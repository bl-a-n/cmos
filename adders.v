==> flow/design.v <==
module fa(sum,cout,a,b,cin);
  input a,b,cin;
  output sum,cout;
  assign sum=a^b^cin;
  assign cout=(a&b)|(b&cin)|(cin&a);
endmodule 
module fa4(sum,cout,a,b,cin);
  output reg [3:0] sum;
  output cout;
  input [3:0] a,b;
  input cin;
  wire s1,s2,s3;
  fa fa1(sum[0],s1,a[0],b[0],cin);
  fa fa2(sum[1],s2,a[1],b[1],s1);
  fa fa3(sum[2],s3,a[2],b[2],s2);
  fa fa4(sum[3],cout,a[3],b[3],s3);
endmodule 
module fa8(sum,cout,a,b,cin);
  output reg [7:0] sum;
  output cout;
  input [7:0] a,b;
  input cin;
  wire w;
  fa4 f1(sum [3:0], w, a[3:0], b[3:0], cin);
  fa4 f2(sum [7:4], cout, a[7:4], b[7:4],w);
endmodule 
module add32(clk,a,b,sum);
  input clk;
  input [31:0] a,b;
  output reg [31:0] sum;
  always @(posedge clk) begin 
    sum = a + b;
  end 
endmodule 
# Tool chain data of add32
# What the tools print for add32, step after step.
# Lines are those of the file above, counted from 1.
# Operators: Yosys type, input widths -> output width; for muxes data width and select width s.
# Library cell names are shortened.
# The mark - stands for no value.
# setup
design	add32
clock	clk
cell_library	sky130hd
corner	tt_025C_1v80

# Word level
# Counts by Yosys on the flattened word-level netlist (proc, flatten, opt, wreduce; memories kept). Register bits leave out memories and registers merged into their read ports (data or address); mux counts leave out enables and synchronous resets folded into registers. Print and check cells are left out. Cells with the same type and inputs are merged into one.
# bits
register_bits	32
latchBits	0
mem_bits_rw	0
romBits	0
clocked_rd_ports_x_width	0
mem_count	0
inputBits	65
out_inout_bits	32
word_cells	2
# classes
addsub	1
mul	0
div_mod_pow	0
n_cmp	0
equal	0
n_shift	0
n_mux	0
n_logic	0
n_reduce_logical	0
# ops
cell	count
$add 32x32->32	1

# Logic depth
# Depth = most cells in a row (Yosys ltp): at word level without a register or memory, in the mapped netlist without a sequential cell, where the memories' decode and read muxes count.
# logic_depth
depth_word	1
ABC_AREA	0
mapped_depth	9
ltp_nobuf	9

# Synthesis result
# The flow's flattened synthesis, as Yosys stat reports it; memories are mapped. The netlist is that of the ABC_AREA named above (0 if unset); the other value can give another one.
# types
type	count	type_area_um2
dfxtp_1	32	640.614
ha_1	31	387.872
a21oi_1	29	145.139
a21o_1	19	142.637
xor2_1	15	131.376
xnor2_1	13	113.859
nand2_1	19	71.318
nand3_1	10	50.048
nor2_1	12	45.043
nand4_1	7	43.792
o21ai_0	7	35.034
o21ai_1	7	35.034
o21bai_1	4	30.029
a211oi_1	3	22.522
clkbuf_1	6	22.522
a22oi_4	1	21.27
a31oi_4	1	21.27
buf_2	4	20.019
# Not listed: further types 34, cells in them 52.
# mapped
cells	272
mapped_area_um2	2388.5
sequential_area_um2	640.6
flip_flops	32
buf_cells	10

# Timing after synthesis
# OpenSTA on the mapped netlist: ideal clock, no wires. The path of least setup slack (recovery checks aside). Input and output delay are each 20% of the period. Register names are those of the netlist, which keeps one name where synthesis merged equal registers.
# synth_timing
kind	input to register
start	input a[0]
end	register sum[26]
clock_period_ns	3.13
in_delay_ns	0.626
setup_ns	0.126
t_first_pin_ns	0.626
arrival_time_ns	2.424
required_time_ns	3.004
setup_slack_ns	0.580
path_delay_ns	1.924
stages	9
synth_period_reached_ns	2.55
# "path_delay_ns" is the arrival time less input delay plus setup time.
# "stages" counts driving pins, that of a launching flip-flop among them; a cell with two outputs on the path counts twice.
# "synth_period_reached_ns" = period - worst setup slack (recovery checks aside). The figure is calculated, with input and output delays left at 20% of the set period.
# The rows between start and end are the longest chain of elaborated cells between them; the timing report does not say that the signal goes this way. Where chains are equally long, one stands for them.
# A line is the first line of the expression or statement that the cell stems from. Yosys adds cells for indexed reads and writes and turns some case tables into memories.
# synth_via
path_cell_list	ha_1 -> fa_1 -> a21o_1 -> a31o_1 -> nand2_1 -> o221ai_1 -> a311oi_1 -> o21bai_1 -> xor2_1
elab_chain_cells	1
cone_cells	1
# synth_rtl
element	line	text
start: declaration	29	input [31:0] a,b;
$add 32x32->32	32	sum = a + b;
end: assignment	32
end: declaration	30	output reg [31:0] sum;

# Record of 2 stored runs of the RTL-to-layout flow on add32, platform sky130hd. The runs are unordered. Constraints: input delay and output delay 20% of the set period each, output load 0.01 pF.
# Settings: . = not set for that run.
run	period_ns	CORE_UTILIZATION	PLACE_DENSITY_LB_ADDON	HOLD_SLACK_MARGIN	CORE_ASPECT_RATIO	CORE_MARGIN	MIN_ROUTING_LAYER	CAP_MARGIN	SLEW_MARGIN	SETUP_SLACK_MARGIN	CELL_PAD_IN_SITES_GLOBAL_PLACEMENT	CTS_CLUSTER_SIZE
run 1	2.09	58	0.21	0.17	0.59	8	met2	20	20	.	.	.
run 2	4.71	51	0.03	.	0.81	2	met2	20	20	0.33	3	93
# Run 1: unfinished; error DPL-0038 in placement
# Run 2: unfinished; error FLW-0024 in placement
